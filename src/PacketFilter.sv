==> flow/design.v <==
module PacketFilter #(
    parameter logic[7:0] XMax = 8'd3,
    parameter logic[7:0] YMax = 8'd3,
    parameter int TimeoutMax = 10
)
(
    input logic clk,
    input logic reset,
    input logic rx,
    input logic[31:0] data_in,
    output logic credit_o,
    output logic tx,
    output logic[31:0] data_out,
    input logic credit_i
);
logic[31:0] A;
logic AValid;
logic AReady;
logic AIsHeader;
logic AEnable;   
logic AClear;   
logic[31:0] B;
logic BValid;
logic BReady;
logic BIsHeader;
logic BEnable;   
logic BClear;   
logic timeoutEnable;
logic timeoutFlag;
logic[$clog2(TimeoutMax)-1:0] timeoutCounter;
logic[23:0] size;
logic paddingEnable;
logic[7:0] addressChecksum;
logic[7:0] sizeChecksum;
logic validAddressChecksum;
logic validSizeChecksum;
typedef enum logic [1:0] {Saddr, Ssize, Spayload, Spad} state_t;
state_t state;
logic txEnable;
assign AReady = ((AValid && BReady) || !AValid) && AEnable ? 1'b1 : 1'b0;
always_ff @(posedge clk) begin
	if (reset) begin
		AValid <= 1'b0;
		AIsHeader <= 1'b0;
	end else begin 
		if (rx && AReady) begin
			A <= data_in;
			if (!AClear) begin
				AIsHeader <= (state == Saddr || (state == Ssize && !validSizeChecksum) || ((state == Spayload || state == Spad) 
																                       && ( (size == 2 && AValid && BValid) 
																                       || (size == 1 && (AValid ^ BValid) ) ) ) ) ? 1'b1 : 1'b0;
			end
		end
		if (rx && AReady)
			AValid <= rx;
		else if (AClear || (!(rx && AReady) && AValid && BReady)) begin
			AValid <= 1'b0;
			AIsHeader <= 1'b0;
		end
	end
end
assign BReady = ((BValid && credit_i) || !BValid) && BEnable ? 1'b1 : 1'b0;
always_ff @(posedge clk) begin
	if (reset) begin
		BValid <= 1'b0;
		BIsHeader <= 1'b0;
	end else begin 
		if (AValid && BReady) begin
			B <= A;
			if (!BClear) 
				BIsHeader <= AIsHeader;
		end
		if (AValid && BReady)
			BValid <= AValid;
		else if (BClear || (!(AValid && BReady) && BValid && (credit_i && txEnable))) begin
			BValid <= 1'b0;
			BIsHeader <= 1'b0;
		end
	end
end
assign tx = (BValid && (txEnable || validSizeChecksum) || paddingEnable) ? 1'b1 : 1'b0;
assign data_out = paddingEnable ? 32'd0 : B;
assign credit_o = ((rx && AReady) || !rx) ? 1'b1 : 1'b0;
localparam checksumIV = {XMax, YMax};
for (genvar i = 0; i < 8; i++)
	assign addressChecksum[i] = A[2*i] ^ A[2*i + 1] ^ checksumIV[2*i] ^ checksumIV[2*i + 1];
for (genvar i = 0; i < 8; i++)
	assign sizeChecksum[i] = A[3*i] ^ A[3*i + 1] ^ A[3*i + 2] ^ B[i+16];
assign validAddressChecksum = ((A[23:16] == addressChecksum) && AValid) ? 1'b1 : 1'b0;
assign validSizeChecksum = ((A[31:24] == sizeChecksum) && AIsHeader && AValid && BValid && (state == Ssize)) ? 1'b1 : 1'b0;
always_ff @(posedge clk) begin
    if (reset)
        timeoutCounter <= TimeoutMax - 1;
    else begin
		timeoutFlag <= 1'b0;
        if (timeoutEnable) begin
			if (rx == 1'b1) begin
				timeoutCounter <= TimeoutMax - 1;
			end else begin
                if (!timeoutFlag)
				    timeoutCounter <= timeoutCounter - 1;
				if (timeoutCounter == 1) begin
					timeoutCounter <= TimeoutMax - 1;
					timeoutFlag <= 1'b1;
				end 
			end
        end
    end
end
always_ff @(posedge clk) begin
    if (reset) begin 
        txEnable <= 1'b0;
        timeoutEnable <= 1'b0;
        paddingEnable <= 1'b0;
        size <= 24'd0;
		AEnable <= 1'b1;
		AClear <= 1'b0;
		BEnable <= 1'b1;
		AClear <= 1'b0;
        state <= Saddr;
    end else begin 
		AEnable <= 1'b1;
		AClear <= 1'b0;
		BEnable <= 1'b1;
		BClear <= 1'b0;
        if (state == Saddr) begin 
            if (validAddressChecksum) begin
                timeoutEnable <= 1'b1;
                state <= Ssize;
            end
        end else if (state == Ssize) begin
			if (timeoutFlag) begin
				timeoutEnable <= 1'b0;
				BClear <= 1'b1;
				state <= Saddr;
			end else begin
				if (AValid && validSizeChecksum) begin
					txEnable <= 1'b1;
					size <= A[23:0];
					state <= Spayload;
				end else if (AValid && !validSizeChecksum) begin
					AClear <= 1'b1;
					BClear <= 1'b1;
					state <= Saddr;
				end
			end
		end else if (state == Spayload) begin
			if (timeoutFlag) begin
				timeoutEnable <= 1'b0;
				paddingEnable <= 1'b1;
				BEnable <= 1'b0;
				state <= Spad;
			end else if (BValid && !BIsHeader && credit_i) begin
				size <= size - 1;
				if (size == 1) begin
                    txEnable <= 1'b0;
					timeoutEnable <= 1'b0;
					if (AValid && validAddressChecksum)
						state <= Ssize;
				    else begin
                        if (!validAddressChecksum)
                            AClear <= 1'b1;
					    state <= Saddr;
		            end
				end	
			end
		end else if (state == Spad) begin
			BEnable <= 1'b0;
            if (credit_i) begin
			    size <= size - 1;
			    if (size == 1) begin
                    txEnable <= 1'b0;
				    paddingEnable <= 1'b0;
					BEnable <= 1'b1;
				    if (AValid && validAddressChecksum)
					    state <= Ssize;
				    else begin
                        if (!validAddressChecksum)
							AClear <= 1'b1;
					    state <= Saddr;
		            end
			    end	
		    end
        end 
    end
end
endmodule
### Reports on PacketFilter

The steps from the RTL of PacketFilter to its reports follow in flow order.
Line numbers count from 1 in the design file above.
Library cell names are shortened.
The mark - stands for no value.

| set-up | value |
|---|---|
| design top | PacketFilter |
| clock input | clk |
| cell library | sky130hd |
| corner | tt_025C_1v80 |

### Elaborated design

Yosys after proc, flatten, opt, wreduce and memory -nomap, before mapping. Memory bits, and registers merged into a memory's read port (data or address), are not among the register bits. Print and check cells are not counted. Equal cells are merged and count once.

| word-level totals | value |
|---|---|
| register bits | 105 |
| input port bits | 36 |

| operators by class | value |
|---|---|
| add/sub/neg operators | 2 |
| equality and inequality tests | 20 |
| multiplexer cells | 84 |
| bitwise gates (word level) | 34 |
| reductions and logical operators | 65 |

Operator list:

| cell | count |
|---|---|
| two-way mux 24 bit | 8 |
| two-way mux 1 bit | 60 |
| two-way mux 32 bit | 1 |
| XOR 1 bit | 30 |
| logical AND 1 bit | 25 |
| subtractor 24 x 1 -> 24 bit with constant B | 1 |
| equality test 24 x 1 -> 1 bit with constant B | 1 |
| equality test 24 x 2 -> 1 bit with constant B | 1 |
| two-way mux 2 bit | 12 |
| equality test 8 bit | 2 |
| two-way mux 4 bit | 3 |
| logical OR 1 bit | 11 |
| nonzero test 2 bit | 5 |
| AND reduction 5 bit | 2 |
| nonzero test 3 bit | 3 |
| inequality test 2 bit with constant B | 4 |
| inequality test 4 x 3 -> 1 bit with constant B | 2 |
| nonzero test 4 bit | 2 |
| logical NOT 1 bit | 7 |
| AND reduction 7 bit | 1 |
| AND reduction 2 bit | 3 |
| OR reduction 2 bit | 3 |
| inequality test 3 x 2 -> 1 bit with constant B | 2 |
| AND reduction 6 bit | 1 |
| inequality test 5 x 3 -> 1 bit with constant B | 1 |
| inequality test 5 x 4 -> 1 bit with constant B | 1 |
| inverter 1 bit | 4 |
| equality test 2 bit with constant B | 2 |

Not listed: further kinds 7, cells in them 7.

### Depth

Yosys ltp: most cells in a row. Word level: on the elaborated netlist, between registers, memories and ports. Mapped: between sequential cells and ports; inverters and the memories' decode and read muxes count.

| logic depth | value |
|---|---|
| depth after elaboration | 18 |
| ABC_AREA | 0 |
| mapped depth | 8 |

### After synthesis

The flow's flattened synthesis, as Yosys stat reports it; memories are mapped. The netlist is that of the ABC_AREA named above (0 if unset); the other value can give another one.
The area totals of this step are shown rounded.

Cell types:

| type | count | total area (µm²) |
|---|---|---|
| edfxtp_1 | 66 | 1.98E+03 |
| dfxtp_1 | 41 | 820.787 |
| xnor3_1 | 14 | 315.302 |
| nor2b_1 | 35 | 218.96 |
| nand2_1 | 38 | 142.637 |
| nor2_1 | 37 | 138.883 |
| a21oi_1 | 25 | 125.12 |
| a31oi_1 | 18 | 112.608 |
| xnor2_1 | 11 | 96.342 |
| o21ai_0 | 19 | 95.091 |
| xor2_1 | 9 | 78.826 |
| clkbuf_1 | 20 | 75.072 |
| nand3_1 | 14 | 70.067 |
| nor4_1 | 11 | 68.816 |
| or3_1 | 11 | 68.816 |
| ha_1 | 5 | 62.56 |
| nor3_1 | 10 | 50.048 |
| a211oi_1 | 6 | 45.043 |

Other cell types: 50; their cells: 114.

| synthesis totals | value |
|---|---|
| cell count | 504 |
| synthesis area | 5450 µm² |
| sequential area | 2800 µm² |
| mapped flip-flops | 107 |
| buffers | 26 |

### Worst setup path after synthesis

OpenSTA on the mapped netlist: ideal clock, no wires. The path of least setup slack (recovery checks aside). Input and output delay are each 20% of the period. Register names are those of the netlist, which keeps one name where synthesis merged equal registers.

| timing after synthesis | value |
|---|---|
| kind | input-to-reg |
| from | input port reset |
| to | register B[0] |
| period | 3.2 ns |
| external input delay | 0.640 ns |
| library setup time | 0.421 ns |
| arrival time | 2.421 ns |
| required time | 2.779 ns |
| setup slack | 0.358 ns |
| delay of the path | 2.202 ns |
| driving pins on the path | 3 |
| path buffers | 2 |
| synthesis period reached | 2.842 ns |

"delay of the path" = arrival - input delay + setup time.
"driving pins on the path" counts driving pins, that of a launching flip-flop among them; a cell with two outputs on the path counts twice.
"synthesis period reached" is the clock period less the worst setup slack; recovery checks do not enter. This is arithmetic on one report: input and output delays are still those of the set period (20% each).
Between the ends stands the longest chain of elaborated cells between them, by number of cells; it is not shown to be the way that was timed. Of several equally long chains one is given.
A line is the first line of the expression or statement that the cell stems from. Yosys adds cells for indexed reads and writes and turns some case tables into memories.

| between the ends, after synthesis | value |
|---|---|
| cell sequence | clkbuf_1 buf_1 nor2_1 |
| length of the longest elaborated chain | 2 |

RTL lines, path after synthesis:

| what | line | RTL |
|---|---|---|
| start: declaration | 8 | `input logic reset,` |
| inverter 1 bit | - |  |
| AND reduction 2 bit | - |  |
| end: assignment | 69 | `B <= A;` |
| end: declaration | 22 | `logic[31:0] B;` |

### Timing after layout

Path of least setup slack in the final report of entry A (OpenROAD, finished layout, wires in). Where an end is a register, its clock arrival counts in the times.

| timing post-layout | value |
|---|---|
| kind | reg-to-output |
| from | register A[9] |
| to | output port tx |
| period | 5.19 ns |
| arrival time | 2.93 ns |
| required time | 4.15 ns |
| setup slack | 1.22 ns |
| driving pins on the path | 8 |
| path buffers | 1 |

Between the ends stands the longest chain of elaborated cells between them, by number of cells; it is not shown to be the way that was timed. Of several equally long chains one is given.

| between the ends, post-layout | value |
|---|---|
| cell sequence | edfxtp_1 xnor3_1 xnor2_1 nor4_4 and3_1 nand2_1 nand2_1 clkdlybuf4s50_1 |
| length of the longest elaborated chain | 13 |

RTL lines, path post-layout:

| what | line | RTL |
|---|---|---|
| start: declaration | 16 | `logic[31:0] A;` |
| start: assignment | 47 | `A <= data_in;` |
| XOR 1 bit x3 | 88 | `assign sizeChecksum[i] = A[3*i] ^ A[3*i + 1] ^ A[3*i + 2] ^ B[i+16];` |
| equality test 8 bit | 90 | `assign validSizeChecksum = ((A[31:24] == sizeChecksum) && AIsHeader && AValid && BValid && (state == Ssize)) ? ...` |
| logical AND 1 bit x4 | 90 |  |
| two-way mux 1 bit | 90 |  |
| logical OR 1 bit | 81 | `assign tx = (BValid && (txEnable \|\| validSizeChecksum) \|\| paddingEnable) ? 1'b1 : 1'b0;` |
| logical AND 1 bit | 81 |  |
| logical OR 1 bit | 81 |  |
| two-way mux 1 bit | 81 |  |
| end: declaration | 12 | `output logic tx,` |

Design PacketFilter on sky130hd. What follows are 2 stored runs of the flow, each under its own settings; their order means nothing. The constraints put input and output delay at 20% of the set period each and load the outputs with 0.01 pF.
By "clock period achieved" is meant the clock period of the run minus its worst setup slack. This is arithmetic on one report: input and output delays are still those of the set period (20% each).
The results are shown rounded.

#### Entry A

| setting | value |
|---|---|
| period_ns | `5.19` |
| CAP_MARGIN | `20` |
| CORE_MARGIN | `2` |
| CORE_UTILIZATION | `40` |
| SLEW_MARGIN | `20` |

| result | value |
|---|---|
| final design utilization | 49.6 % |
| Yosys chip area after synthesis | 5450 µm² |
| worst hold slack | 0.473 ns |
| total negative slack | 0.000 ns |
| full die area | 14600 µm² |
| clock period achieved | 3.966 ns |
| worst setup slack after layout | 1.22 ns |
| standard-cell area of the final layout | 6590 µm² |

#### Entry B

| setting | value |
|---|---|
| period_ns | `3.04` |
| CORE_UTILIZATION | `49` |
| SETUP_SLACK_MARGIN | `0.62` |
| PLACE_DENSITY_LB_ADDON | `0.08` |
| CORE_ASPECT_RATIO | `1.71` |
| CELL_PAD_IN_SITES_GLOBAL_PLACEMENT | `1` |
| CELL_PAD_IN_SITES_DETAIL_PLACEMENT | `1` |
| TNS_END_PERCENT | `80` |
| GPL_TIMING_DRIVEN | `1` |
| GPL_ROUTABILITY_DRIVEN | `0` |
| CAP_MARGIN | `25` |
| SLEW_MARGIN | `30` |
| CORE_MARGIN | `2` |

| result | value |
|---|---|
| final design utilization | 67.4 % |
| worst setup slack after layout | 0.171 ns |
| full die area | 12000 µm² |
| clock period achieved | 2.869 ns |
| worst hold slack | 0.482 ns |
| total negative slack | 0.000 ns |
| standard-cell area of the final layout | 7330 µm² |
| Yosys chip area after synthesis | 5450 µm² |
